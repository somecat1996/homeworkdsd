==> flow/design.v <==
`timescale 1 ns / 1 ns
module LFSR(output reg [1:26] q,  
            input clk,            
            input rst_n,          
            input load,           
            input [1:26] din      
            );
  always @( posedge clk ) begin
    if ( ~rst_n )
      q <= 26'b0;
    else begin
      if (load)
        q <= (|din) ? din : 26'b1;
      else begin
        if ( q == 26'b0 )
          q <= 26'b1;
        else begin
          q[9:26] <= q[8:25];
          q[9] <= q[8] ^ q[26];
          q[8] <= q[7] ^ q[26];
          q[3:7] <= q[2:6];
          q[2] <= q[1] ^ q[26];
          q[1] <= q[26];
        end
      end
    end
  end
endmodule
## Reports on LFSR

What the tools print for LFSR, step after step.
Line numbers count from 1 in the design file above.
Library cell names are shortened.
A cell with - has no value.

- Top module: LFSR
- Clock input: clk
- Library: sky130hd
- Library corner: tt_025C_1v80

## After elaboration

Source: Yosys, flattened and elaborated, memories not mapped. Widths are those after wreduce; folded enables and synchronous resets count as part of the registers. Registers that Yosys merges into a memory's read port (data or address) are not register bits. Print and check cells do not count. Equal cells are merged and count once.

- Bitwise operators: 3
- Reductions and logical operators: 2
- Multiplexer cells: 13

Operators by type and width:

| cell | count |
|---|---|
| 17-bit 2-to-1 mux | 2 |
| 26-bit zero test | 1 |
| 26-bit OR reduction | 1 |
| 26-bit 2-to-1 mux | 1 |
| 5-bit 2-to-1 mux | 2 |
| 1-bit 2-to-1 mux | 8 |
| 1-bit bitwise XOR | 3 |

- Register bits after elaboration: 26
- Output and inout bits: 26
- Bits of input ports: 29
- Elaborated cells: 19

## Logic depth

Longest topological path by Yosys (ltp), each cell counted once; first at word level (registers and memories cut), then after technology mapping (sequential cells cut; the memories' decode and read muxes count).

- Word-level depth: 3
- ABC_AREA: 0
- Depth in mapped cells: 5
- Mapped depth without buffers: 4

## After synthesis

Yosys stat after the flow's synthesis: flattened, memories mapped to cells. It holds for the ABC_AREA given above (unset counts as 0); a run with the other value may have another netlist.

Cells by type:

| cell | count | area in all (µm²) |
|---|---|---|
| dfxtp_1 | 26 | 520.499 |
| mux2i_1 | 22 | 220.211 |
| nor2b_1 | 22 | 137.632 |
| nor4_1 | 8 | 50.048 |
| nor4_2 | 3 | 37.536 |
| xnor2_1 | 3 | 26.275 |
| buf_6 | 2 | 22.522 |
| nor4_4 | 1 | 21.27 |
| o21ai_1 | 4 | 20.019 |
| and2_1 | 3 | 18.768 |
| buf_2 | 3 | 15.014 |
| nand4_2 | 1 | 12.512 |
| nand2_1 | 3 | 11.261 |
| nor2_1 | 3 | 11.261 |
| nand3_2 | 1 | 10.01 |
| o311a_1 | 1 | 10.01 |
| and2b_1 | 1 | 7.507 |
| nand4_1 | 1 | 6.256 |

Not listed: further types 2, cells in them 2.

- Buffer cells: 6
- Cell count: 110
- Cell area after synthesis: 1167.4 µm²
- Sequential part of the area: 520.5 µm²
- Flip-flop cells: 26

## Worst setup path after synthesis

OpenSTA on the mapped netlist: ideal clock, no wires. The path of least setup slack (recovery checks aside). Input and output delay are each 20% of the period. Register names are those of the netlist, which keeps one name where synthesis merged equal registers.

- Path type: flip-flop to flip-flop
- Start: reg q[26]
- End: reg q[26]
- Buffers on the path: 1
- Stages: 6
- Data arrival time: 1.052 ns
- Launch time at the first pin: 0.000 ns
- Library setup time: 0.059 ns
- Clock period: 1.15 ns
- Required time: 1.091 ns
- Slack: 0.039 ns
- Path delay: 1.111 ns
- Synthesis period reached: 1.111 ns

"path delay" is the arrival time less input delay plus setup time.
"stages": output pins that drive a net of the path, with the launching flip-flop's if there is one; two outputs of one cell count as two.
"synthesis period reached" = period - worst setup slack (recovery checks aside). The figure is calculated, with input and output delays left at 20% of the set period.
The rows between start and end are the longest chain of elaborated cells between them; the timing report does not say that the signal goes this way. Where chains are equally long, one stands for them.
A line is the first line of the expression or statement that the cell stems from. Yosys adds cells for indexed reads and writes and turns some case tables into memories.
A register here has more assigning lines than the two given.

- Cells stage by stage: dfxtp_1 -> buf_6 -> nor4_1 -> nand4_1 -> nor2_1 -> o311a_1
- Cells in the longest elaborated chain: 3
- Elaborated cells between the ends (all ways): 3
- RTL lines with such cells: 2
- Classes of those cells: mux (2); reduce/logical (1)

Ends and longest elaborated chain, after synthesis:

| element | line | RTL |
|---|---|---|
| from (decl) | 2 | `module LFSR(output reg [1:26] q,` |
| from (assign) | 13 | `q <= (\|din) ? din : 26'b1;` |
| from (assign) | 18 | `q[9:26] <= q[8:25];` |
| 26-bit zero test | 15 | `if ( q == 26'b0 )` |
| 17-bit 2-to-1 mux | 15 |  |
| 17-bit 2-to-1 mux | 12 | `if (load)` |
| to (assign) | 13 |  |
| to (assign) | 18 |  |
| to (decl) | 2 |  |

## Path in the finished layout

Path of least setup slack in the final report of flow run A (OpenROAD, finished layout, wires in). Where an end is a register, its clock arrival counts in the times.

- Path type: flip-flop to output port
- Start: reg q[26]
- End: out q[26]
- Launch time at the first pin: 0.30 ns
- Clock period: 2.17 ns
- Required time: 1.74 ns
- Slack: 0.31 ns
- Data arrival time: 1.42 ns
- Buffers on the path: 1
- Stages: 2
- Output delay: 0.43 ns

A register here has more assigning lines than the two given.

- Cells stage by stage: dfxtp_1 -> clkdlybuf4s50_1
- Cells in the longest elaborated chain: 0
- Elaborated cells between the ends (all ways): 0
- RTL lines with such cells: 0

Ends and longest elaborated chain, after layout:

| element | line | RTL |
|---|---|---|
| from (decl) | 2 | `module LFSR(output reg [1:26] q,` |
| from (assign) | 13 | `q <= (\|din) ? din : 26'b1;` |
| from (assign) | 18 | `q[9:26] <= q[8:25];` |
| to (decl) | 2 |  |

Data sheet: physical implementation of LFSR

Design LFSR on sky130hd. What follows are 2 stored runs of the flow, each under its own settings; their order means nothing. The constraints put input and output delay at 20% of the set period each and load the outputs with 0.01 pF.
"period reached" means the clock period less the worst setup slack. The figure is calculated, with input and output delays left at 20% of the set period.
"worst path time": the worst setup path's part of the clock period (all of it between registers, 20% less for each end at a port) less its slack. A launch clock that arrives late makes it longer, a capture clock that arrives late makes it shorter.
"total power after layout": no workload was simulated; the value follows from the tool's default switching activity.
A setting shown as -- is not set for that run.

| item | flow run A | flow run B |
|---|---|---|
| period_ns | 2.17 | 0.822 |
| CAP_MARGIN | 20 | 20 |
| CORE_MARGIN | 2 | 2 |
| CORE_UTILIZATION | 40 | 21 |
| SLEW_MARGIN | 20 | 0 |
| SETUP_SLACK_MARGIN | -- | -0.02 |
| PLACE_DENSITY | -- | 0.58 |
| CORE_ASPECT_RATIO | -- | 1.47 |
| CELL_PAD_IN_SITES_GLOBAL_PLACEMENT | -- | 3 |
| ABC_AREA | -- | 0 |
| CTS_CLUSTER_DIAMETER | -- | 234 |
| MIN_ROUTING_LAYER | -- | met2 |
| synthesis area (µm²) | 1167.4 | 1167.4 |
| total die area (µm²) | 3366.3 | 6182.4 |
| standard-cell area after layout (µm²) | 1755.4 | 2289.7 |
| post-route utilization (%) | 63.7 | 43.0 |
| worst setup slack after layout (ns) | 0.313 | -0.297 |
| final setup TNS (ns) | 0.000 | -3.698 |
| worst-case hold slack (ns) | 0.547 | 0.329 |
| total power after layout (mW) | 0.9655 | 3.144 |
| period reached (ns) | 1.857 | 1.119 |
| worst path time (ns) | 1.42 | 0.96 |
| class of the worst setup path | flip-flop to output port | input port to flip-flop |
